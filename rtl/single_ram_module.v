==> flow/design.v <==
`timescale 1ns / 1ps
module single_ram_module#(
    parameter           P_DATA_WIDTH    =   4   ,
    parameter           P_ADDR_DEPTH    =   128     
)(
    input                                   i_clk   ,
    input                                   i_rst   ,
    input                                   i_ena   ,
    input                                   i_wea   ,
    input  [P_DATA_WIDTH-1 : 0]             i_wdata ,
    input  [clogb2(P_ADDR_DEPTH-1)-1 : 0]   i_addr  ,
    output [P_DATA_WIDTH-1 : 0]             o_rdata    
);
function integer clogb2 (input integer bit_depth);              
	begin                                                           
	  for(clogb2=0; bit_depth>0; clogb2=clogb2+1)                   
	    bit_depth = bit_depth >> 1;                                 
	end                                                           
endfunction 
reg  [P_DATA_WIDTH-1 : 0]   r_reg_ram[P_ADDR_DEPTH-1 : 0];
assign o_rdata = (i_ena && !i_wea) ? r_reg_ram[i_addr] : 'd0;
integer i;
always @(posedge i_clk or posedge i_rst)begin
    if(i_rst)begin
        for(i = 0; i < P_ADDR_DEPTH; i = i + 1)
            r_reg_ram[i] <= 'd0;
    end
    else if(i_ena && i_wea)
        r_reg_ram[i_addr] <= i_wdata;
    else
        r_reg_ram[i_addr] <= r_reg_ram[i_addr];
end
endmodule
## Reports on single_ram_module

Tool output for the design above, in the order of the flow.
Line numbers count from 1 in the design file above.
A cell with - has no value.

| design | value |
|---|---|
| top module | single_ram_module |
| clock input | i_clk |
| cell library | sky130hd |
| timing corner | tt_025C_1v80 |

## After elaboration

Yosys after proc, flatten, opt, wreduce and memory -nomap, before mapping. Print and check cells are not counted. Equal cells are merged and count once.

| operators by class | value |
|---|---|
| reductions and logical operators | 4 |
| mux-type cells | 387 |
| equality and inequality tests | 127 |

Operators by type and width:

| cell | count |
|---|---|
| 4-bit 2-to-1 mux | 385 |
| 4-bit case mux with 128-bit select | 1 |
| 4-bit case mux with 127-bit select | 1 |
| 7-bit equality test with constant B | 64 |
| 7-bit by 6-bit equality test with 1-bit output with constant B | 32 |
| 7-bit by 5-bit equality test with 1-bit output with constant B | 16 |
| 7-bit by 4-bit equality test with 1-bit output with constant B | 8 |
| 7-bit by 3-bit equality test with 1-bit output with constant B | 4 |
| 7-bit by 2-bit equality test with 1-bit output with constant B | 2 |
| 7-bit by 1-bit equality test with 1-bit output with constant B | 1 |
| 7-bit zero test | 1 |
| 1-bit logical AND | 2 |
| 1-bit zero test | 1 |

| word-level totals | value |
|---|---|
| flip-flop bits (word level) | 512 |
| elaborated cells | 646 |

## Longest topological paths

Yosys ltp: most cells in a row. Word level: on the elaborated netlist, between registers, memories and ports. Mapped: between sequential cells and ports; inverters and the memories' decode and read muxes count.

| logic depth | value |
|---|---|
| depth after elaboration | 4 |
| ABC_AREA | 0 |
| depth in mapped cells | 15 |

## Netlist

The flow's flattened synthesis, as Yosys stat reports it; memories are mapped. The netlist is that of the ABC_AREA named above (0 if unset); the other value can give another one.
The area totals of this step are shown rounded.

Cells by type:

| cell | count | area in all (um^2) |
|---|---|---|
| sky130_fd_sc_hd__dfrtp_1 | 512 | 1.28E+04 |
| sky130_fd_sc_hd__nand2_1 | 665 | 2.5E+03 |
| sky130_fd_sc_hd__o21ai_0 | 479 | 2.4E+03 |
| sky130_fd_sc_hd__nand3_1 | 184 | 920.883 |
| sky130_fd_sc_hd__a22oi_1 | 57 | 427.91 |
| sky130_fd_sc_hd__nand4_1 | 65 | 406.64 |
| sky130_fd_sc_hd__clkbuf_1 | 86 | 322.81 |
| sky130_fd_sc_hd__buf_2 | 64 | 320.307 |
| sky130_fd_sc_hd__mux2_2 | 23 | 258.998 |
| sky130_fd_sc_hd__o211ai_1 | 27 | 202.694 |
| sky130_fd_sc_hd__a32oi_1 | 23 | 201.443 |
| sky130_fd_sc_hd__o21ai_1 | 36 | 180.173 |
| sky130_fd_sc_hd__buf_4 | 22 | 165.158 |
| sky130_fd_sc_hd__and3b_1 | 18 | 157.651 |
| sky130_fd_sc_hd__and3_1 | 24 | 150.144 |
| sky130_fd_sc_hd__and4b_1 | 15 | 150.144 |
| sky130_fd_sc_hd__nand3b_1 | 19 | 142.637 |
| sky130_fd_sc_hd__nor3b_1 | 19 | 142.637 |

Not listed: further types 56, cells in them 282.

| synthesis totals | value |
|---|---|
| synthesis area | 24000 um^2 |
| mapped cells | 2620 |
| area of sequential cells | 13000 um^2 |
| flip-flop cells | 512 |

## Path before layout

Path of least setup slack by OpenSTA after synthesis, without wires, with an ideal clock, recovery checks aside; 20% of the period is set as input and as output delay. Where synthesis merged equal registers, the netlist keeps one of their names.

| timing after synthesis | value |
|---|---|
| path kind | input to output |
| start | in i_addr[1] |
| end | out o_rdata[3] |
| slack | 0.657 ns |
| path delay | 1.953 ns |
| period | 4.35 ns |
| stages | 11 |
| arrival | 2.823 ns |
| buffers on the path | 4 |
| input delay | 0.870 ns |
| required time | 3.480 ns |
| external output delay | 0.870 ns |
| period reached after synthesis | 3.693 ns |

"path delay" = arrival - input delay + setup time.
A path that ends at an output port has no setup time.
"stages": output pins that drive a net of the path, with the launching flip-flop's if there is one; two outputs of one cell count as two.
"period reached after synthesis" = period - worst setup slack (recovery checks aside). The figure is calculated, with input and output delays left at 20% of the set period.
The rows between start and end are the longest chain of elaborated cells between them; the timing report does not say that the signal goes this way. Where chains are equally long, one stands for them.
Each line given opens the expression or statement behind the cell; cells for indexed reads and writes are added by Yosys, which also makes memories of some case tables.

| on the way, after synthesis | value |
|---|---|
| cell sequence | sky130_fd_sc_hd__buf_4 sky130_fd_sc_hd__buf_6 sky130_fd_sc_hd__nor4b_2 sky130_fd_sc_hd__buf_2 sky130_fd_sc_hd__buf_4 sky130_fd_sc_hd__nand2_1 sky130_fd_sc_hd__o221ai_1 sky130_fd_sc_hd__nor4_1 sky130_fd_sc_hd__nand4_1 sky130_fd_sc_hd__a211oi_1 sky130_fd_sc_hd__a21oi_1 |
| length of the longest elaborated chain | 3 |

RTL lines, path after synthesis:

| what | RTL line | RTL |
|---|---|---|
| start: declaration | 11 | `input  [clogb2(P_ADDR_DEPTH-1)-1 : 0]   i_addr  ,` |
| 7-bit equality test | 21 | `assign o_rdata = (i_ena && !i_wea) ? r_reg_ram[i_addr] : 'd0;` |
| 4-bit case mux with 128-bit select | 21 |  |
| 4-bit 2-to-1 mux | 21 |  |
| end: declaration | 12 | `output [P_DATA_WIDTH-1 : 0]             o_rdata` |

## Timing after layout

From the final timing report of flow run A: the path of least setup slack in the routed layout; clock arrival at registers is part of the times.

| timing after layout | value |
|---|---|
| path kind | input to output |
| start | in i_addr[3] |
| end | out o_rdata[3] |
| required time | 2.44 ns |
| period | 3.05 ns |
| input delay | 0.61 ns |
| external output delay | 0.61 ns |
| stages | 12 |
| arrival | 3.13 ns |
| buffers on the path | 5 |
| slack | -0.69 ns |

The rows between start and end are the longest chain of elaborated cells between them; the timing report does not say that the signal goes this way. Where chains are equally long, one stands for them.

| on the way, after layout | value |
|---|---|
| cell sequence | sky130_fd_sc_hd__buf_16 sky130_fd_sc_hd__buf_4 sky130_fd_sc_hd__clkbuf_16 sky130_fd_sc_hd__and3_1 sky130_fd_sc_hd__o211ai_1 sky130_fd_sc_hd__nand4_1 sky130_fd_sc_hd__nor4_4 sky130_fd_sc_hd__nand2_2 sky130_fd_sc_hd__a211oi_4 sky130_fd_sc_hd__buf_4 sky130_fd_sc_hd__a21oi_2 sky130_fd_sc_hd__buf_2 |
| length of the longest elaborated chain | 3 |

RTL lines, path after layout:

| what | RTL line | RTL |
|---|---|---|
| start: declaration | 11 | `input  [clogb2(P_ADDR_DEPTH-1)-1 : 0]   i_addr  ,` |
| 7-bit equality test | 21 | `assign o_rdata = (i_ena && !i_wea) ? r_reg_ram[i_addr] : 'd0;` |
| 4-bit case mux with 128-bit select | 21 |  |
| 4-bit 2-to-1 mux | 21 |  |
| end: declaration | 12 | `output [P_DATA_WIDTH-1 : 0]             o_rdata` |

# Flow runs of single_ram_module

Measured results for single_ram_module: 2 stored runs of the Yosys and OpenROAD flow on sky130hd. The settings differ; the order carries no meaning. The constraints put input and output delay at 20% of the set period each and load the outputs with 0.01 pF.
"period achieved" = clock period - worst setup slack. The figure is calculated, with input and output delays left at 20% of the set period.
"allowed time less slack (worst setup path)" is the time allowed to the run's worst setup path (the clock period less input and output delay, where it has them) less its slack. Clock arrival times count: a late capture clock shortens it, a late launch clock lengthens it.
By "power consumption" is meant OpenSTA's value without simulated activity: inputs other than the clock are taken to toggle once in ten clock periods, and the tool carries that through the logic.
The measured numbers are rounded.

#### Flow run A

| setting | value |
|---|---|
| period_ns | `3.05` |
| CAP_MARGIN | `20` |
| CORE_MARGIN | `2` |
| CORE_UTILIZATION | `40` |
| SLEW_MARGIN | `20` |

| result | value |
|---|---|
| worst setup slack after layout | -0.69 ns |
| die outline area | 62000 um^2 |
| total negative setup slack | -18 ns |
| area of the synthesized netlist | 24000 um^2 |
| worst hold slack in the final report | 0.47 ns |
| area of the standard cells in the finished layout | 34000 um^2 |
| power consumption | 20 mW |
| allowed time less slack (worst setup path) | 2.52 ns |
| kind of the worst setup path | input to output |
| utilization | 57 % |
| period achieved | 3.739 ns |

#### Flow run B

| setting | value |
|---|---|
| period_ns | `3.76` |
| CORE_UTILIZATION | `44` |
| SETUP_SLACK_MARGIN | `0.01` |
| CORE_MARGIN | `5` |
| CELL_PAD_IN_SITES_GLOBAL_PLACEMENT | `1` |
| GPL_ROUTABILITY_DRIVEN | `1` |
| CTS_CLUSTER_SIZE | `86` |
| CAP_MARGIN | `0` |
| SLEW_MARGIN | `10` |

| result | value |
|---|---|
| power consumption | 15 mW |
| worst setup slack after layout | -0.46 ns |
| area of the synthesized netlist | 24000 um^2 |
| utilization | 58 % |
| area of the standard cells in the finished layout | 31000 um^2 |
| worst hold slack in the final report | 0.47 ns |
| total negative setup slack | -1.4 ns |
| die outline area | 59000 um^2 |
| period achieved | 4.221 ns |
| allowed time less slack (worst setup path) | 2.72 ns |
| kind of the worst setup path | input to output |

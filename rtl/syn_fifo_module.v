==> flow/design.v <==
`timescale 1ns / 1ps
module dual_ram_module#(
    parameter           P_DATA_WIDTH    =   4   ,
    parameter           P_ADDR_DEPTH    =   128     
)(
    input                                   i_wclk  ,
    input                                   i_wrst  ,
    input                                   i_rclk  ,
    input                                   i_rrst  ,
    input                                   i_ena   ,
    input                                   i_enb   ,
    input  [P_DATA_WIDTH-1 : 0]             i_wdata ,
    input  [clogb2(P_ADDR_DEPTH-1)-1 : 0]   i_waddr ,
    input  [clogb2(P_ADDR_DEPTH-1)-1 : 0]   i_raddr ,
    output [P_DATA_WIDTH-1 : 0]             o_rdata    
);
function integer clogb2 (input integer bit_depth);              
	begin                                                           
	  for(clogb2=0; bit_depth>0; clogb2=clogb2+1)                   
	    bit_depth = bit_depth >> 1;                                 
	end                                                           
endfunction 
reg  [P_DATA_WIDTH-1 : 0]   r_reg_ram[P_ADDR_DEPTH-1 : 0];
reg  [P_DATA_WIDTH-1 : 0]   ro_rdata    ;
assign o_rdata = ro_rdata;
integer i;
always @(posedge i_wclk or posedge i_wrst)begin
    if(i_wrst)begin
        for(i = 0; i < P_ADDR_DEPTH; i = i + 1)
            r_reg_ram[i] <= 'd0;
    end
    else if(i_ena)
        r_reg_ram[i_waddr] <= i_wdata;
    else
        r_reg_ram[i_waddr] <= r_reg_ram[i_waddr];
end
always @(posedge i_rclk or posedge i_rrst)begin
    if(i_rrst)
        ro_rdata <= 'd0;
    else if(i_enb)
        ro_rdata <= r_reg_ram[i_raddr];
    else
        ro_rdata <= ro_rdata;
end
endmodule
`timescale 1ns / 1ps
module syn_fifo_module#(
    parameter                       P_DATA_WIDTH    =   4   ,
    parameter                       P_ADDR_DEPTH    =   16     
)(          
    input                           i_clk       ,
    input                           i_rst       ,
    input                           i_wr_en     ,
    input  [P_DATA_WIDTH-1 : 0]     i_wdata     ,
    output                          o_wfull     ,
    input                           i_rd_en     ,
    output [P_DATA_WIDTH-1 : 0]     o_rdata     ,
    output                          o_rempty    
);
function integer clogb2(input integer bit_depth);
begin
    for(clogb2 = 0; bit_depth>0; clogb2 = clogb2 + 1)
        bit_depth = bit_depth >> 1;
end
endfunction
reg  [clogb2(P_ADDR_DEPTH-1) : 0]   r_waddr     ;
reg  [clogb2(P_ADDR_DEPTH-1) : 0]   r_raddr     ;
reg                                 ro_wfull    ;
reg                                 ro_rempty   ;
assign o_wfull  = r_raddr == {!r_waddr[clogb2(P_ADDR_DEPTH-1)],r_waddr[clogb2(P_ADDR_DEPTH-1)-1:0]};
assign o_rempty = r_raddr == r_waddr;
dual_ram_module#(
    .P_DATA_WIDTH   (P_DATA_WIDTH   ),
    .P_ADDR_DEPTH   (P_ADDR_DEPTH   )     
)dual_ram_module_u0(
    .i_wclk         (i_clk      ),
    .i_wrst         (i_rst      ),
    .i_rclk         (i_clk      ),
    .i_rrst         (i_rst      ),
    .i_ena          (i_wr_en && !o_wfull    ),
    .i_enb          (i_rd_en && !o_rempty   ),
    .i_wdata        (i_wdata    ),
    .i_waddr        (r_waddr[clogb2(P_ADDR_DEPTH-1)-1:0]),
    .i_raddr        (r_raddr[clogb2(P_ADDR_DEPTH-1)-1:0]),
    .o_rdata        (o_rdata    )   
);
always @(posedge i_clk or posedge i_rst)begin
    if(i_rst)
        r_waddr <= 'd0;
    else if(i_wr_en && !o_wfull)
        r_waddr <= r_waddr + 'd1;
    else
        r_waddr <= r_waddr;
end
always @(posedge i_clk or posedge i_rst)begin
    if(i_rst)
        r_raddr <= 'd0;
    else if(i_rd_en && !o_rempty)
        r_raddr <= r_raddr + 'd1;
    else
        r_raddr <= r_raddr;
end
endmodule
* From RTL to reports: syn_fifo_module
The steps from the RTL of syn_fifo_module to its reports follow in flow order. Lines are those of the file above, counted from 1. Operators: Yosys type, input widths -> output width; for muxes data width and select width s. Cell names lack the library's common part. A cell with -- has no value.
Design: top module syn_fifo_module, clock port i_clk, library sky130hd, corner tt_025C_1v80

* Elaborated design
Counts by Yosys on the flattened word-level netlist (proc, flatten, opt, wreduce). Print and check cells are left out. Cells with the same type and inputs are merged into one.
Word-level totals: register bits 78, elaborated cells 110, output and inout bits 6, input port bits 8
Cells by class: $add $sub $neg 2, reduce/logical cells 7, equality and inequality tests 32, muxes and demuxes 50
Operators with widths (number):
- $mux 4 | 48
- $eq 4x4->1 const B | 16
- $pmux 4 s16 | 1
- $pmux 4 s15 | 1
- $eq 4x3->1 const B | 8
- $eq 4x2->1 const B | 4
- $add 5x1->5 const B | 2
- $eq 5x5->1 | 2
- $eq 4x1->1 const B | 2
- $logic_not 4->1 | 2
- $logic_not 1->1 | 3
- $logic_and 1x1->1 | 2

* Logic depth
Longest topological path by Yosys (ltp), each cell counted once; first at word level (registers and memories cut), then after technology mapping (sequential cells cut; the memories' decode and read muxes count).
Logic depth: depth in word-level cells 5, ABC_AREA 0, mapped depth 10

* After synthesis
Source: synth_stat.txt of the flow (Yosys; design flattened, memories mapped). It holds for the ABC_AREA given above (unset counts as 0); a run with the other value may have another netlist. Totals and module areas in this step are rounded.
Cell types:
- dfrtp_1 | number 78, total area 1.95E+03 µm²
- a31oi_1 | number 57, total area 356.592 µm²
- nor2_1 | number 79, total area 296.534 µm²
- a31oi_2 | number 10, total area 125.12 µm²
- a22oi_1 | number 15, total area 112.608 µm²
- ha_1 | number 8, total area 100.096 µm²
- nand2_1 | number 26, total area 97.594 µm²
- xnor2_1 | number 11, total area 96.342 µm²
- buf_2 | number 18, total area 90.086 µm²
- a221oi_1 | number 9, total area 78.826 µm²
- mux2i_1 | number 7, total area 70.067 µm²
- a21oi_1 | number 13, total area 65.062 µm²
- o21ai_0 | number 13, total area 65.062 µm²
- a22o_1 | number 7, total area 61.309 µm²
- buf_6 | number 5, total area 56.304 µm²
- mux2_2 | number 5, total area 56.304 µm²
- a222oi_1 | number 5, total area 50.048 µm²
- and2_1 | number 8, total area 50.048 µm²
Other cell types: 39; their cells: 104.
Synthesis totals: mapped cells 478, synthesis area 4451 µm², area of sequential cells 1952 µm², mapped flip-flops 78
The figures by module come from a second, unflattened synthesis with its own total; it is not the netlist above.
Second synthesis, totals: cells (unflattened synthesis) 496, area (unflattened synthesis) 4547 µm²
Each row is one instance without its submodules.
Modules:
- dual_ram_module | instances 1, sequential area 1702 µm², cells 447, area 3988 µm²
- syn_fifo_module | instances 1, sequential area 250.2 µm², cells 49, area 559.3 µm²

* Worst setup path after synthesis
OpenSTA on the mapped netlist: ideal clock, no wires. The path of least setup slack (recovery checks aside). Input and output delay are each 20% of the period. Register names are those of the netlist, which keeps one name where synthesis merged equal registers.
Timing after synthesis: path kind reg2reg, from reg r_waddr[0], to reg dual_ram_module_u0.r_reg_ram[10][1], library setup time 0.082 ns, data arrival time 2.041 ns, stages on the path 10, data required time 4.428 ns, path delay 2.123 ns, slack 2.387 ns, buffers on the path 2, launch time at the first pin 0.000 ns, period 4.51 ns, period reached after synthesis 2.123 ns
"path delay" is the arrival time less input delay plus setup time. "stages on the path" counts driving pins, that of a launching flip-flop among them; a cell with two outputs on the path counts twice. "period reached after synthesis" is the clock period less the worst setup slack; recovery checks do not enter. This is arithmetic on one report: input and output delays are still those of the set period (20% each). The rows between start and end are the longest chain of elaborated cells between them; the timing report does not say that the signal goes this way. Where chains are equally long, one stands for them. Each line given opens the expression or statement behind the cell; cells for indexed reads and writes are added by Yosys, which also makes memories of some case tables. At most two assigning lines are given for a register; there are more.
Between the ends, after synthesis: path through dfrtp_1 -> inv_1 -> ha_1 -> buf_4 -> nor3_2 -> nand2_1 -> o211a_1 -> a311o_1 -> buf_6 -> a31oi_1, cells in the longest elaborated chain 4
Ends and longest elaborated chain, after synthesis:
- start: declaration | RTL line 66 | reg  [clogb2(P_ADDR_DEPTH-1) : 0]   r_waddr     ;
- start: assignment | RTL line 91 | r_waddr <= r_waddr + 'd1;
- start: assignment | RTL line 93 | r_waddr <= r_waddr;
- $eq 4x4->1 | RTL line 35 | r_reg_ram[i_waddr] <= r_reg_ram[i_waddr];
- $pmux 4 s15 | RTL line 35
- $mux 4 | RTL line 35
- $mux 4 | RTL line 32 | else if(i_ena)
- end: assignment | RTL line 33 | r_reg_ram[i_waddr] <= i_wdata;
- end: assignment | RTL line 35
- end: declaration | RTL line 23 | reg  [P_DATA_WIDTH-1 : 0]   r_reg_ram[P_ADDR_DEPTH-1 : 0];

* Worst path after layout
Path of least setup slack in the final report of record 1 (OpenROAD, finished layout, wires in). Where an end is a register, its clock arrival counts in the times.
Timing after layout: path kind reg2reg, from reg r_waddr[0], to reg dual_ram_module_u0.r_reg_ram[14][0], launch time at the first pin 0.34 ns, period 1.75 ns, buffers on the path 3, library setup time 0.08 ns, data arrival time 2.49 ns, stages on the path 11, data required time 2.01 ns, slack -0.48 ns
The rows between start and end are the longest chain of elaborated cells between them; the timing report does not say that the signal goes this way. Where chains are equally long, one stands for them. At most two assigning lines are given for a register; there are more.
Between the ends, after layout: path through dfrtp_2 -> inv_4 -> ha_4 -> buf_8 -> nor3b_4 -> buf_6 -> a22o_1 -> nor2_1 -> a311o_2 -> buf_6 -> a31oi_4, cells in the longest elaborated chain 4
Ends and longest elaborated chain, after layout:
- start: declaration | RTL line 66 | reg  [clogb2(P_ADDR_DEPTH-1) : 0]   r_waddr     ;
- start: assignment | RTL line 91 | r_waddr <= r_waddr + 'd1;
- start: assignment | RTL line 93 | r_waddr <= r_waddr;
- $eq 4x4->1 | RTL line 35 | r_reg_ram[i_waddr] <= r_reg_ram[i_waddr];
- $pmux 4 s15 | RTL line 35
- $mux 4 | RTL line 35
- $mux 4 | RTL line 32 | else if(i_ena)
- end: assignment | RTL line 33 | r_reg_ram[i_waddr] <= i_wdata;
- end: assignment | RTL line 35
- end: declaration | RTL line 23 | reg  [P_DATA_WIDTH-1 : 0]   r_reg_ram[P_ADDR_DEPTH-1 : 0];

Top module syn_fifo_module; platform sky130hd; tools Yosys and OpenROAD; 2 stored runs in no particular order. Input and output delays are each 20% of the period that was set; the output load is 0.01 pF.
"period achieved" means the clock period less the worst setup slack. The figure is calculated, with input and output delays left at 20% of the set period.
"critical setup path time": the worst setup path's part of the clock period (all of it between registers, 20% less for each end at a port) less its slack. A launch clock that arrives late makes it longer, a capture clock that arrives late makes it shorter.
"overall power" is the tool's figure for a default switching activity; nothing was simulated.
Measured values are rounded.

* Record 1 | settings: period_ns 1.75; CORE_UTILIZATION 26; SETUP_SLACK_MARGIN 0.18; CORE_MARGIN 10; CELL_PAD_IN_SITES_DETAIL_PLACEMENT 0; TNS_END_PERCENT 30; GPL_TIMING_DRIVEN 0; GPL_ROUTABILITY_DRIVEN 0; CAP_MARGIN 25; SLEW_MARGIN 15; MAX_ROUTING_LAYER met4 | results: worst setup slack after layout -0.483 ns; overall power 14.38 mW; critical setup path time 2.23 ns; kind of the worst setup path reg2reg; standard-cell area after routing 6103 µm²; period achieved 2.233 ns; total negative slack -29.92 ns; total die area 22750 µm²; chip area in the Yosys report 4451 µm²; utilization of the finished layout 0.365
* Record 2 | settings: period_ns 2.64; CORE_UTILIZATION 37; SETUP_SLACK_MARGIN 0.24; PLACE_DENSITY_LB_ADDON 0.02; HOLD_SLACK_MARGIN 0.2; CELL_PAD_IN_SITES_DETAIL_PLACEMENT 1; GPL_TIMING_DRIVEN 1; MIN_ROUTING_LAYER met2; CAP_MARGIN 20; CORE_MARGIN 2; SLEW_MARGIN 20 | results: worst setup slack after layout 0.254 ns; overall power 8.933 mW; critical setup path time 2.39 ns; kind of the worst setup path reg2reg; standard-cell area after routing 5408 µm²; period achieved 2.386 ns; total negative slack 0.000 ns; total die area 12920 µm²; chip area in the Yosys report 4451 µm²; utilization of the finished layout 0.456
